==> flow/design.v <==
`timescale 1ns/1ns
module my_tft_TB();
	reg i_clk;
	reg i_rst_n;
	wire o_tft_clk;
	wire o_HS;
	wire o_VS;
	wire o_DE;
	wire [7:0] o_Red;
	wire [7:0] o_Blue;
	wire [7:0] o_Green;
	reg [7:0] i_Red;
	reg [7:0] i_Blue;
	reg [7:0] i_Green;
	wire [15:0] o_row_pixel;
	wire [15:0] o_col_pixel;
my_tft UUT(
.i_clk (i_clk),
.i_rst_n (i_rst_n),
.o_tft_clk (o_tft_clk),
.o_HS (o_HS),
.o_VS (o_VS),
.o_DE (o_DE),
.o_Red (o_Red),
.o_Green (o_Green),
.o_Blue (o_Blue),
.i_Red (i_Red),
.i_Blue (i_Blue),
.i_Green (i_Green),
.o_row_pixel (o_row_pixel),
.o_col_pixel (o_col_pixel)
	);
initial begin
i_clk = 1;
i_rst_n = 1;
end
always begin
#1 i_clk = !i_clk;
end
endmodule
module my_tft(
input i_clk,
input i_rst_n,
output  o_tft_clk,
output reg o_HS,
output reg o_VS,
output o_DE,  
output reg [7:0] o_Red,
output reg [7:0] o_Blue,
output reg [7:0] o_Green,
input [7:0] i_Red,
input [7:0] i_Blue,
input [7:0] i_Green,
output reg [15:0] o_row_pixel = 0,
output reg [15:0] o_col_pixel = 0
	);
assign o_tft_clk = i_clk;  
reg [23:0] r_vs_cnt = 0;
reg r_vs_blank;
reg r_vs_front_porch;
always@(posedge o_tft_clk)  
begin
if (r_vs_cnt == 24'd487200) r_vs_cnt <= 0;
else r_vs_cnt <= r_vs_cnt + 1;
if (r_vs_cnt == 0) begin 
	o_VS <= 0; 
	r_vs_blank <= 0; 
	r_vs_front_porch <= 1; end
if (r_vs_cnt == 24'd2784) o_VS <= 1;
if(r_vs_cnt == 24'd29696) r_vs_blank <= 1;
if(r_vs_cnt == 24'd475136) r_vs_front_porch <= 0;
end
reg [23:0] r_hs_cnt = 0;
reg r_hs_blank;
reg r_hs_front_porch;
always@(posedge o_tft_clk)  
begin
if (r_hs_cnt == 24'd928) r_hs_cnt <= 0;
else r_hs_cnt <= r_hs_cnt + 1;
if(r_hs_cnt == 0)begin
o_HS <= 0;
r_hs_blank <= 0;
r_hs_front_porch <= 1; end
if(r_hs_cnt == 24'd48) o_HS <= 1;
if(r_hs_cnt == 24'd88) r_hs_blank <= 1;
if(r_hs_cnt == 24'd888) r_hs_front_porch <= 0;
end
assign o_DE = (o_VS && r_vs_blank && r_vs_front_porch && o_HS && r_hs_blank && r_hs_front_porch);
always@(posedge o_tft_clk)  
begin
if(o_DE) begin
o_Green <= i_Green;
o_Red <= i_Red;
o_Blue <= i_Blue;
o_col_pixel <= o_col_pixel +1;
end
else begin
o_Green <= o_Green;
o_Red <= o_Red;
o_Blue <= o_Blue;
o_col_pixel <= 0;
end
end
always@(posedge o_tft_clk)  
begin
if (o_row_pixel == 479)
o_row_pixel <= 0;
else if(o_col_pixel == 799)
o_row_pixel <= o_row_pixel +1;
else o_row_pixel <= o_row_pixel;
end
endmodule
Step by step through the tools: my_tft

The steps from the RTL of my_tft to its reports follow in flow order.
Line numbers count from 1 in the design file above.
Operators: Yosys type, input widths -> output width; for muxes data width and select width s.
Library cell names are shortened.
Not given: n/a

Design top: my_tft
Clock: i_clk
Cell library: sky130hd
Corner: tt_025C_1v80

Word-level counts

Yosys after proc, flatten, opt, wreduce and memory -nomap, before mapping. Enables and synchronous resets that opt folds into registers are not counted as muxes. Memory bits, and registers merged into a memory's read port (data or address), are not among the register bits. Print and check cells are not counted. Equal cells are merged and count once.

Shift operators: 0
Div/mod/pow operators: 0
Reduce/logical cells: 7
Multipliers: 0
Add/subtract/negate cells: 4
Bitwise operators: 0
Mux-type cells: 0
Eq/ne operators: 10
Magnitude comparators: 0

Operator list:

| operator              | number |
| $add 24x1->24 const B | 2 |
| $eq 24x10->1 const B  | 2 |
| $eq 24x19->1 const B  | 2 |
| $logic_not 24->1      | 2 |
| $add 16x1->16 const B | 2 |
| $eq 24x12->1 const B  | 1 |
| $eq 24x15->1 const B  | 1 |
| $eq 24x6->1 const B   | 1 |
| $eq 24x7->1 const B   | 1 |
| $eq 16x10->1 const B  | 1 |
| $eq 16x9->1 const B   | 1 |
| $logic_and 1x1->1     | 5 |

Flip-flop bits (word level): 110
Memories kept: 0
Word-level cells: 34
Word width x clocked read ports: 0
Bits in writable memories: 0
Memory bits (read-only): 0
Output and inout bits: 60
Latch bits: 0

Logic depth

Longest topological path by Yosys (ltp), each cell counted once; first at word level (registers and memories cut), then after technology mapping (sequential cells cut; the memories' decode and read muxes count).

Depth after elaboration: 5
ABC_AREA: 1
Gate-level depth with buffers: 9
Mapped depth without buffers: 9

After synthesis

The flow's flattened synthesis, as Yosys stat reports it; memories are mapped. The netlist is that of the ABC_AREA named above (0 if unset); the other value can give another one.

Flip-flop cells: 110
Sequential area: 0.0024423 mm^2
Cell area after synthesis: 0.0053939 mm^2
Buffers: 4
Cells in the netlist: 742

Cell types:

| type     | number |
| dfxtp_1  | 86 |
| nand2_1  | 206 |
| edfxtp_1 | 24 |
| nor2_1   | 115 |
| inv_1    | 104 |
| nand3_1  | 58 |
| xor2_1   | 27 |
| nand4_1  | 24 |
| a21oi_1  | 23 |
| ha_1     | 6 |
| o21ai_0  | 13 |
| nor3_1   | 11 |
| nand2_2  | 6 |
| nand3b_1 | 5 |
| nor2_2   | 6 |
| nor2_4   | 3 |
| nor3_4   | 2 |
| xnor2_1  | 3 |

Not listed: further types 14, cells in them 20.

Lab notebook: my_tft

Settings and measured results of 2 stored flow runs for module my_tft (sky130hd), not sorted in any way. The constraints put input and output delay at 20% of the set period each and load the outputs with 0.01 pF.

## Stored run 1

==> flow/run.sh <==
#!/bin/bash
# the make line also repeats the synthesis and layout settings of config.mk as NAME=value (left out here)
make -C /OpenROAD-flow-scripts/flow DESIGN_CONFIG=/design/flow/config.mk WORK_HOME=/design/flow/orfs CLKGATE_MAP_FILE= finish
==> flow/config.mk <==
export PLATFORM = sky130hd
export DESIGN_NAME = my_tft
export DESIGN_NICKNAME = my_tft
export VERILOG_FILES = /design/flow/design.v
export SDC_FILE = /design/flow/constraint.sdc
export NUM_CORES = 4
export LEC_CHECK = 0
export ABC_AREA = 1
export CAP_MARGIN = 20
export CELL_PAD_IN_SITES_GLOBAL_PLACEMENT = 0
export CORE_MARGIN = 2
export CORE_UTILIZATION = 16
export CTS_CLUSTER_DIAMETER = 324
export CTS_CLUSTER_SIZE = 86
export GPL_ROUTABILITY_DRIVEN = 1
export MAX_ROUTING_LAYER = met5
export MIN_ROUTING_LAYER = met1
export PLACE_DENSITY_LB_ADDON = 0.13
export SLEW_MARGIN = 5
==> flow/constraint.sdc <==
create_clock -name core_clock -period 1.79 [get_ports {i_clk}]
set_input_delay 0.3580 -clock core_clock [delete_from_list [all_inputs] [get_ports {i_clk}]]
set_output_delay 0.3580 -clock core_clock [all_outputs]
set_load 0.01 [all_outputs]

| result of stored run 1 | value |
|---|---|
| setup TNS | 0.000 ns |
| worst setup slack after layout | 0.022 ns |
| post-synthesis cell area | 0.0053939 mm^2 |
| standard-cell area of the final layout | 0.0072257 mm^2 |
| worst hold slack | 0.420 ns |
| die area | 0.0351975 mm^2 |

## Stored run 2

==> flow/run.sh <==
#!/bin/bash
# the make line also repeats the synthesis and layout settings of config.mk as NAME=value (left out here)
make -C /OpenROAD-flow-scripts/flow DESIGN_CONFIG=/design/flow/config.mk WORK_HOME=/design/flow/orfs CLKGATE_MAP_FILE= finish
==> flow/config.mk <==
export PLATFORM = sky130hd
export DESIGN_NAME = my_tft
export DESIGN_NICKNAME = my_tft
export VERILOG_FILES = /design/flow/design.v
export SDC_FILE = /design/flow/constraint.sdc
export NUM_CORES = 4
export LEC_CHECK = 0
export ABC_AREA = 1
export CAP_MARGIN = 20
export CORE_MARGIN = 7
export CORE_UTILIZATION = 53
export GPL_ROUTABILITY_DRIVEN = 0
export GPL_TIMING_DRIVEN = 0
export HOLD_SLACK_MARGIN = 0.25
export MAX_ROUTING_LAYER = met5
export PLACE_DENSITY_LB_ADDON = 0.24
export SETUP_SLACK_MARGIN = 0.52
export SLEW_MARGIN = 10
export TNS_END_PERCENT = 50
==> flow/constraint.sdc <==
create_clock -name core_clock -period 2.97 [get_ports {i_clk}]
set_input_delay 0.5940 -clock core_clock [delete_from_list [all_inputs] [get_ports {i_clk}]]
set_output_delay 0.5940 -clock core_clock [all_outputs]
set_load 0.01 [all_outputs]

| result of stored run 2 | value |
|---|---|
| setup TNS | 0.000 ns |
| worst setup slack after layout | 0.489 ns |
| post-synthesis cell area | 0.0053939 mm^2 |
| standard-cell area of the final layout | 0.0066626 mm^2 |
| worst hold slack | 0.460 ns |
| die area | 0.0131974 mm^2 |
